==> flow/design.v <==
module game_sm(input logic frame_clk,
					input logic Reset,
					input logic shot_hit1,
					input logic shot_hit2,
					input logic tank_powerup,
					input logic [31:0] keycode, 
					output logic [2:0] heart1_display,
					output logic [2:0] heart2_display,
					output logic game_over_display, game_over_display2, heart_showup);
enum logic [4:0] {
WAIT,
START,
DONE,
DONE2,
PLAY,  
TANK1_BULLET,
TANK2_BULLET
} state, next_state;
logic [2:0] count;
logic [2:0] next_count;
logic [2:0] count2;
logic [2:0] next_count2;
logic heart_up_reg; 
logic next_heart_up_reg;
always_ff @ (posedge frame_clk) begin
	if (Reset) begin
		state <= START; 
		count <= 3'd0;
		count2 <= 3'd0;
		heart_up_reg <= 1'b0;
	end
	else begin
		state <= next_state;
		count <= next_count;
		count2 <= next_count2;
		heart_up_reg <= next_heart_up_reg;
	end
end
always_comb begin
	next_count = count;
	next_count2 = count2;	
	heart1_display = count;  
	heart2_display = count2;
	game_over_display = 1'b0;
	game_over_display2 = 1'b0;
	next_heart_up_reg = heart_up_reg;
	heart_showup = heart_up_reg;
	case(state)
	START: begin 
		next_count = 3'd4;
		next_count2 = 3'd4;	
		heart1_display = 3'd4;
		heart2_display = 3'd4;
		game_over_display = 1'b0;
		game_over_display2 = 1'b0;
		next_heart_up_reg = 1'b0;
		heart_showup = 1'b0;
		next_state = PLAY;		
	end
	PLAY: begin
		if (shot_hit1 == 1'b1) 
			next_state = TANK1_BULLET;
		else if (shot_hit2 == 1'b1) begin
			next_state = TANK2_BULLET;		
		end
		else 
			next_state = PLAY; 		
	end
	TANK1_BULLET: begin
		next_count = count - 3'd1;
		if (count == 3'd0)
			next_state = DONE;
		else 
			next_state = PLAY;
	end   
	TANK2_BULLET: begin
		next_count2 = count2 - 3'd1;
		if (count2 == 3'd0)
			next_state = DONE2;
		else 
			next_state = PLAY;	
	end
	DONE: begin
		game_over_display = 1'b1;  
		if (keycode == 8'h0A)  
			next_state = START;
		else 
			next_state = DONE;	
	end
	DONE2: begin
		game_over_display2 = 1'b1;  
		if (keycode == 8'h0A)  
			next_state = START;
		else 
			next_state = DONE2;			
	end
	default: begin
		heart1_display = 3'b0;  
		heart2_display = 3'b0;
		game_over_display = 1'b0;
		game_over_display2 = 1'b0;	
		next_state = START;  
		heart_showup = 1'b0;
	end
	endcase
end
endmodule
-- Reports on game_sm
Tool output for the design above, in the order of the flow.
Lines are those of the file above, counted from 1.
Cell names lack the library's common part.
A cell with n/a has no value.
- top: game_sm
- clock port: frame_clk
- library: sky130hd
- timing corner: tt_025C_1v80

-- Elaborated design
Source: Yosys, flattened and elaborated, memories not mapped. Widths are those after wreduce. Registers that Yosys merges into a memory's read port (data or address) are not register bits. Print and check cells do not count. Equal cells are merged and count once.
- word-level cells at 30
- noted memory cells: 0
- clocked read ports x word width at 0
- RAM bits at 0
- latch bits at 0
- output and inout port bits at 9
- noted ROM bits: 0
- noted bits in registers: 11
- noted add/sub/neg operators: 2
- multiply operators: 0
- noted shifts and indexed selects: 0
- noted bitwise gates (word level): 0
- order comparisons at 0
- eq/ne operators at 7
- muxes and demuxes at 13
- reduce/logical cells at 5
- noted divide/modulo/power cells: 0
- operator list (cell ; count):
    32-bit by 4-bit == test with 1-bit output (second input constant) ; 1
    3-bit parallel mux with 2-bit select ; 4
    3-bit parallel mux with 6-bit select ; 1
    5-bit by 3-bit == test with 1-bit output (second input constant) ; 3
    5-bit by 2-bit == test with 1-bit output (second input constant) ; 2
    2-bit 2-to-1 mux ; 4
    3-bit by 1-bit subtractor with 3-bit output (second input constant) ; 2
    3-bit zero test ; 2
    3-bit 2-to-1 mux ; 2
    5-bit by 1-bit == test with 1-bit output (second input constant) ; 1
    5-bit OR reduction ; 1
    2-bit nonzero test ; 2
    1-bit 2-to-1 mux ; 2

-- Depth
Depth = most cells in a row (Yosys ltp): at word level without a register or memory, in the mapped netlist without a sequential cell, where the memories' decode and read muxes count.
- word-level depth at 3
- ABC_AREA at 0
- gate-level depth with buffers at 6

-- Synthesis result
Yosys stat after the flow's synthesis: flattened, memories mapped to cells. It holds for the ABC_AREA given above (unset counts as 0); a run with the other value may have another netlist.
The area totals of this step are shown rounded.
- noted cells in the netlist: 80
- mapped area at 679 sq um
- mapped flip-flops: 12
- cell types (type ; count ; area in all (sq um)):
    dfxtp_1 ; 12 ; 240.23
    nor2_1 ; 14 ; 52.55
    ha_1 ; 4 ; 50.048
    nor4_1 ; 7 ; 43.792
    a21oi_1 ; 6 ; 30.029
    nand2b_1 ; 4 ; 25.024
    buf_6 ; 2 ; 22.522
    inv_1 ; 6 ; 22.522
    mux2i_1 ; 2 ; 20.019
    a311oi_1 ; 2 ; 17.517
    nor4b_1 ; 2 ; 17.517
    o31a_1 ; 2 ; 17.517
    a21o_1 ; 2 ; 15.014
    nand3b_1 ; 2 ; 15.014
    nand4_1 ; 2 ; 12.512
    or4_4 ; 1 ; 11.261
    nor4bb_1 ; 1 ; 10.01
    o21ai_0 ; 2 ; 10.01
Not listed: further types 7, cells in them 7.

-- Worst setup path after synthesis
Source: OpenSTA report_checks on the synthesized netlist (no wires, ideal clock, input and output delay 20% of the period each), path of least setup slack; recovery checks are left aside. Register names are those of the netlist, which keeps one name where synthesis merged equal registers.
- path type: register to output
- from: register state
- to: output port heart1_display[2]
- slack at 1.301 ns
- noted driving pins on the path: 4
- time at the first pin at 0.000 ns
- period: 3.13 ns
- buffers on the path at 0
- required time at 2.504 ns
- noted path delay: 1.203 ns
- arrival: 1.203 ns
- synthesis period reached at 1.829 ns
"path delay" is the arrival time less input delay plus setup time.
A path that ends at an output port has no setup time.
"driving pins on the path": output pins that drive a net of the path, with the launching flip-flop's if there is one; two outputs of one cell count as two.
"synthesis period reached" is the clock period less the worst setup slack; recovery checks do not enter. This is arithmetic on one report: input and output delays are still those of the set period (20% each).
An end named without its bit number is one bit of that signal or, where synthesis recoded a state register, one of its new flip-flops.
- cell sequence: dfxtp_1 > or2_1 > or4_4 > a21o_1
- ends and longest elaborated chain, post-synthesis (element ; RTL line ; text):
    start: declaration ; 18 ; } state, next_state;
    start: assignment ; 27 ; state <= START;
    start: assignment ; 33 ; state <= next_state;
    end: declaration ; 7 ; output logic [2:0] heart1_display,
No chain of elaborated cells between the ends is given.

-- Timing after layout
Path of least setup slack in the final report of job 1 (OpenROAD, finished layout, wires in). Where an end is a register, its clock arrival counts in the times.
- path type: register to output
- from: register state
- to: output port heart2_display[2]
- noted driving pins on the path: 5
- time at the first pin at 0.24 ns
- buffers on the path at 1
- slack at -0.32 ns
- period: 1.51 ns
- required time at 1.21 ns
- arrival: 1.52 ns
An end named without its bit number is one bit of that signal or, where synthesis recoded a state register, one of its new flip-flops.
The rows between start and end are the longest chain of elaborated cells between them; the timing report does not say that the signal goes this way. Where chains are equally long, one stands for them.
A line is the first line of the expression or statement that the cell stems from. Yosys adds cells for indexed reads and writes and turns some case tables into memories.
- cell sequence: dfxtp_2 > or2_4 > or4_4 > a21o_1 > buf_2
- cells in the longest elaborated chain: 3
- ends and longest elaborated chain, after layout (element ; RTL line ; text):
    start: declaration ; 18 ; } state, next_state;
    start: assignment ; 27 ; state <= START;
    start: assignment ; 33 ; state <= next_state;
    5-bit by 2-bit == test with 1-bit output ; 48 ; case(state)
    5-bit OR reduction ; n/a ;
    3-bit parallel mux with 2-bit select ; 48 ;
    end: declaration ; 8 ; output logic [2:0] heart2_display,

Lab notebook: game_sm

Settings and measured results of 2 stored flow runs for module game_sm (sky130hd), not sorted in any way. The constraints put input and output delay at 20% of the set period each and load the outputs with 0.01 pF.
"period reached": clock period set for the run, less the worst setup slack. It is reckoned from that one timing run; input and output delays stay at 20% of the period that was set.
By "time on the worst setup path" is meant the share of the clock period that the worst setup path is allowed (20% is reserved at inputs, 20% at outputs), minus its slack. Clock arrival times at its registers enter into it.
By "total power after layout" is meant OpenSTA's value without simulated activity: inputs other than the clock are taken to toggle once in ten clock periods, and the tool carries that through the logic.
The results are shown rounded.

Job 1
Settings were period_ns = 1.51; CORE_UTILIZATION = 20; PLACE_DENSITY = 0.84; CORE_ASPECT_RATIO = 1.56; CELL_PAD_IN_SITES_DETAIL_PLACEMENT = 0; ABC_AREA = 0; GPL_ROUTABILITY_DRIVEN = 0; CAP_MARGIN = 10; MAX_ROUTING_LAYER = met5; CORE_MARGIN = 2; SLEW_MARGIN = 20
- synthesis area: 679 sq um
- total die area: 3890 sq um
- noted the standard-cell area of the final layout: 1290 sq um
- noted the utilization of the finished layout: 39.7 %
- worst setup slack after layout at -0.315 ns
- final setup TNS at -1.65 ns
- worst hold slack in the final report: 0.513 ns
- total power after layout at 903 uW
- noted the period reached: 1.825 ns
- time on the worst setup path: 1.52 ns
- worst path kind: register to output

Job 2
Settings were period_ns = 1.56; SETUP_SLACK_MARGIN = 0.04; CAP_MARGIN = 20; CORE_MARGIN = 2; CORE_UTILIZATION = 40; SLEW_MARGIN = 20
- synthesis area: 679 sq um
- total die area: 2040 sq um
- noted the standard-cell area of the final layout: 1220 sq um
- noted the utilization of the finished layout: 79.0 %
- worst setup slack after layout at -0.310 ns
- final setup TNS at -1.55 ns
- worst hold slack in the final report: 0.522 ns
- total power after layout at 779 uW
- noted the period reached: 1.870 ns
- time on the worst setup path: 1.56 ns
- worst path kind: register to output
